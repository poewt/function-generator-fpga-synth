==> flow/design.v <==
module sine_16_gen(
    input clk,
    output reg signed [7:0] sine_height
);
    reg [3:0] slice_counter = 0;
    wire [3:0] n = 4'd16;
    reg [7:0] computed_values [15:0];
    initial begin
        computed_values[ 0] = 8'h00;   
        computed_values[ 1] = 8'h38;   
        computed_values[ 2] = 8'h5A;   
        computed_values[ 3] = 8'h73;   
        computed_values[ 4] = 8'h7F;   
        computed_values[ 5] = 8'h73;   
        computed_values[ 6] = 8'h5A;   
        computed_values[ 7] = 8'h38;   
        computed_values[ 8] = 8'h00;   
        computed_values[ 9] = 8'hC8;   
        computed_values[10] = 8'hA6;   
        computed_values[11] = 8'h8D;   
        computed_values[12] = 8'h81;   
        computed_values[13] = 8'h8D;   
        computed_values[14] = 8'hA6;   
        computed_values[15] = 8'hC8;   
    end
    always @(posedge clk) begin
        if (slice_counter < n-1)
            slice_counter <= slice_counter + 1;
        else
            slice_counter <= 0;
        sine_height <= computed_values[slice_counter];
    end
endmodule
* Reports on sine_16_gen
The steps from the RTL of sine_16_gen to its reports follow in flow order.
Lines are those of the file above, counted from 1.
A cell with -- has no value.
- Top :: sine_16_gen
- Clock port :: clk
- Library :: sky130hd
- Timing corner :: tt_025C_1v80

* After elaboration
Counts by Yosys on the flattened word-level netlist (proc, flatten, opt, wreduce; memories kept). Register bits leave out memories and registers merged into their read ports (data or address); mux counts leave out enables and synchronous resets folded into registers. Print and check cells are left out. Cells with the same type and inputs are merged into one.
Yosys's memory passes give these memory sizes; they may raise the number of words (mostly to a power of two), join words into wider ones and drop unused or constant bits.
- Flip-flop bits (word level) :: 4
- ROM bits :: 128
- Word width x clocked read ports :: 8
- Memories kept :: 1
- Cells after elaboration :: 4
- $add $sub $neg :: 1
- Order comparisons :: 1
** Memories
- computed_values :: words 16, bits a word 8, read ports 1, wr ports 0, RTL line 7 : reg [7:0] computed_values [15:0];
** Operators with widths (count)
- 4-bit by 32-bit less-than comparator with 1-bit output (second input constant) :: 1
- 4-bit by 1-bit adder with 4-bit output (second input constant) :: 1

* Depth
Longest topological path by Yosys (ltp), each cell counted once; first at word level (registers and memories cut), then after technology mapping (sequential cells cut; the memories' decode and read muxes count).
- Depth after elaboration :: 1
- ABC_AREA :: 0
- Gate-level depth with buffers :: 4
- Gate-level depth less buffers :: 4

* Mapped cells and area
Source: synth_stat.txt of the flow (Yosys; design flattened, memories mapped). It holds for the ABC_AREA given above (unset counts as 0); a run with the other value may have another netlist.
Totals and module areas in this step are rounded.
** Cell types (count)
- sky130_fd_sc_hd__dfxtp_1 :: 12
- sky130_fd_sc_hd__ha_1 :: 7
- sky130_fd_sc_hd__o31ai_2 :: 3
- sky130_fd_sc_hd__mux2i_1 :: 3
- sky130_fd_sc_hd__mux4_2 :: 1
- sky130_fd_sc_hd__and2_1 :: 2
- sky130_fd_sc_hd__buf_6 :: 1
- sky130_fd_sc_hd__inv_1 :: 3
- sky130_fd_sc_hd__nand2_1 :: 3
- sky130_fd_sc_hd__nor2_1 :: 3
- sky130_fd_sc_hd__xnor2_1 :: 1
- sky130_fd_sc_hd__xor2_1 :: 1
- sky130_fd_sc_hd__a21boi_1 :: 1
- sky130_fd_sc_hd__and2_2 :: 1
- sky130_fd_sc_hd__a21oi_1 :: 1
- sky130_fd_sc_hd__buf_2 :: 1
- sky130_fd_sc_hd__nand3_1 :: 1
- sky130_fd_sc_hd__inv_2 :: 1
- Standard cells after synthesis :: 46
- Cell area after synthesis :: 526.8 um^2
- Mapped flip-flops :: 12
- Buffers :: 2

* Worst setup path after synthesis
Path of least setup slack by OpenSTA after synthesis, without wires, with an ideal clock, recovery checks aside; 20% of the period is set as input and as output delay. Where synthesis merged equal registers, the netlist keeps one of their names.
- Path type :: reg2reg
- Start point :: register slice_counter
- End point :: register sine_height[6]
- Period :: 1920 ps
- Time at the first pin :: 0 ps
- Data arrival time :: 1153 ps
- Data required time :: 1786 ps
- Path slack :: 633 ps
- Delay of the path :: 1287 ps
- Driving pins on the path :: 4
- Path buffers :: 0
- Synthesis period reached :: 1287 ps
"delay of the path" = arrival - input delay + setup time.
"driving pins on the path" counts driving pins, that of a launching flip-flop among them; a cell with two outputs on the path counts twice.
"synthesis period reached" is the clock period less the worst setup slack; recovery checks do not enter. This is arithmetic on one report: input and output delays are still those of the set period (20% each).
Where an end lacks its bit number, it is one bit of the signal, or one of the new flip-flops if synthesis recoded a state register.
- Cells stage by stage :: sky130_fd_sc_hd__dfxtp_1 -> sky130_fd_sc_hd__inv_1 -> sky130_fd_sc_hd__ha_1 -> sky130_fd_sc_hd__mux4_2
** Ends and longest elaborated chain, post-synthesis
- from (decl) :: RTL line 5 : reg [3:0] slice_counter = 0;
- from (assign) :: RTL line 28 : slice_counter <= slice_counter + 1;
- from (assign) :: RTL line 30 : slice_counter <= 0;
- to (decl) :: RTL line 3 : output reg signed [7:0] sine_height
No chain of elaborated cells between the ends is given.

* Timing after layout
Path of least setup slack in the final report of run B (OpenROAD, finished layout, wires in). Where an end is a register, its clock arrival counts in the times.
The report prints the path's times to 10 ps; the period is as set.
- Path type :: reg2reg
- Start point :: register slice_counter
- End point :: register sine_height[6]
- Period :: 974 ps
- Time at the first pin :: 270 ps
- Data arrival time :: 1350 ps
- Data required time :: 1120 ps
- Path slack :: -230 ps
- Driving pins on the path :: 4
- Path buffers :: 0
Where an end lacks its bit number, it is one bit of the signal, or one of the new flip-flops if synthesis recoded a state register.
- Cells stage by stage :: sky130_fd_sc_hd__dfxtp_4 -> sky130_fd_sc_hd__inv_4 -> sky130_fd_sc_hd__ha_4 -> sky130_fd_sc_hd__mux4_2
** Ends and longest elaborated chain, post-layout
- from (decl) :: RTL line 5 : reg [3:0] slice_counter = 0;
- from (assign) :: RTL line 28 : slice_counter <= slice_counter + 1;
- from (assign) :: RTL line 30 : slice_counter <= 0;
- to (decl) :: RTL line 3 : output reg signed [7:0] sine_height
No chain of elaborated cells between the ends is given.

Data sheet: physical implementation of sine_16_gen

Flow measurements of sine_16_gen on sky130hd: 2 stored runs with different settings, listed in no order. Input and output delays are each 20% of the period that was set; the output load is 0.01 pF.
"time of the worst setup path": the worst setup path's part of the clock period (all of it between registers, 20% less for each end at a port) less its slack. A launch clock that arrives late makes it longer, a capture clock that arrives late makes it shorter.
By "overall power" is meant OpenSTA's value without simulated activity: inputs other than the clock are taken to toggle once in ten clock periods, and the tool carries that through the logic.
"time of the worst setup path" is given in steps of 10 ps.
Values from the reports are rounded here.

* Run A
** Files
==> flow/run.sh <==
#!/bin/bash
# the make line also repeats the synthesis and layout settings of config.mk as NAME=value (left out here)
make -C /OpenROAD-flow-scripts/flow DESIGN_CONFIG=/design/flow/config.mk WORK_HOME=/design/flow/orfs CLKGATE_MAP_FILE= finish
==> flow/config.mk <==
export PLATFORM = sky130hd
export DESIGN_NAME = sine_16_gen
export DESIGN_NICKNAME = sine_16_gen
export VERILOG_FILES = /design/flow/design.v
export SDC_FILE = /design/flow/constraint.sdc
export NUM_CORES = 4
export LEC_CHECK = 0
export CAP_MARGIN = 20
export CORE_ASPECT_RATIO = 0.75
export CORE_MARGIN = 2
export CORE_UTILIZATION = 69
export CTS_CLUSTER_DIAMETER = 107
export GPL_TIMING_DRIVEN = 0
export PLACE_DENSITY_LB_ADDON = 0.18
export SETUP_SLACK_MARGIN = -0.04
export SLEW_MARGIN = 20
export TNS_END_PERCENT = 60
==> flow/constraint.sdc <==
create_clock -name core_clock -period 1.3 [get_ports {clk}]
set_input_delay 0.2600 -clock core_clock [delete_from_list [all_inputs] [get_ports {clk}]]
set_output_delay 0.2600 -clock core_clock [all_outputs]
set_load 0.01 [all_outputs]
** Results
Did not finish, floorplanning stopped with PDN-0185.

* Run B
** Files
==> flow/run.sh <==
#!/bin/bash
# the make line also repeats the synthesis and layout settings of config.mk as NAME=value (left out here)
make -C /OpenROAD-flow-scripts/flow DESIGN_CONFIG=/design/flow/config.mk WORK_HOME=/design/flow/orfs CLKGATE_MAP_FILE= finish
==> flow/config.mk <==
export PLATFORM = sky130hd
export DESIGN_NAME = sine_16_gen
export DESIGN_NICKNAME = sine_16_gen
export VERILOG_FILES = /design/flow/design.v
export SDC_FILE = /design/flow/constraint.sdc
export NUM_CORES = 4
export LEC_CHECK = 0
export CAP_MARGIN = 20
export CORE_MARGIN = 2
export CORE_UTILIZATION = 40
export SLEW_MARGIN = 20
==> flow/constraint.sdc <==
create_clock -name core_clock -period 0.974 [get_ports {clk}]
set_input_delay 0.1948 -clock core_clock [delete_from_list [all_inputs] [get_ports {clk}]]
set_output_delay 0.1948 -clock core_clock [all_outputs]
set_load 0.01 [all_outputs]
** Results
- Standard-cell area after routing :: 758.2 um^2
- Setup total negative slack :: -886 ps
- Worst-case hold slack :: 564 ps
- Area of the die :: 1,623 um^2
- Synthesis area :: 526.8 um^2
- Time of the worst setup path :: 1,200 ps
- Critical path kind :: reg2reg
- Overall power :: 870.5 µW
- Setup slack of the critical path :: -229 ps
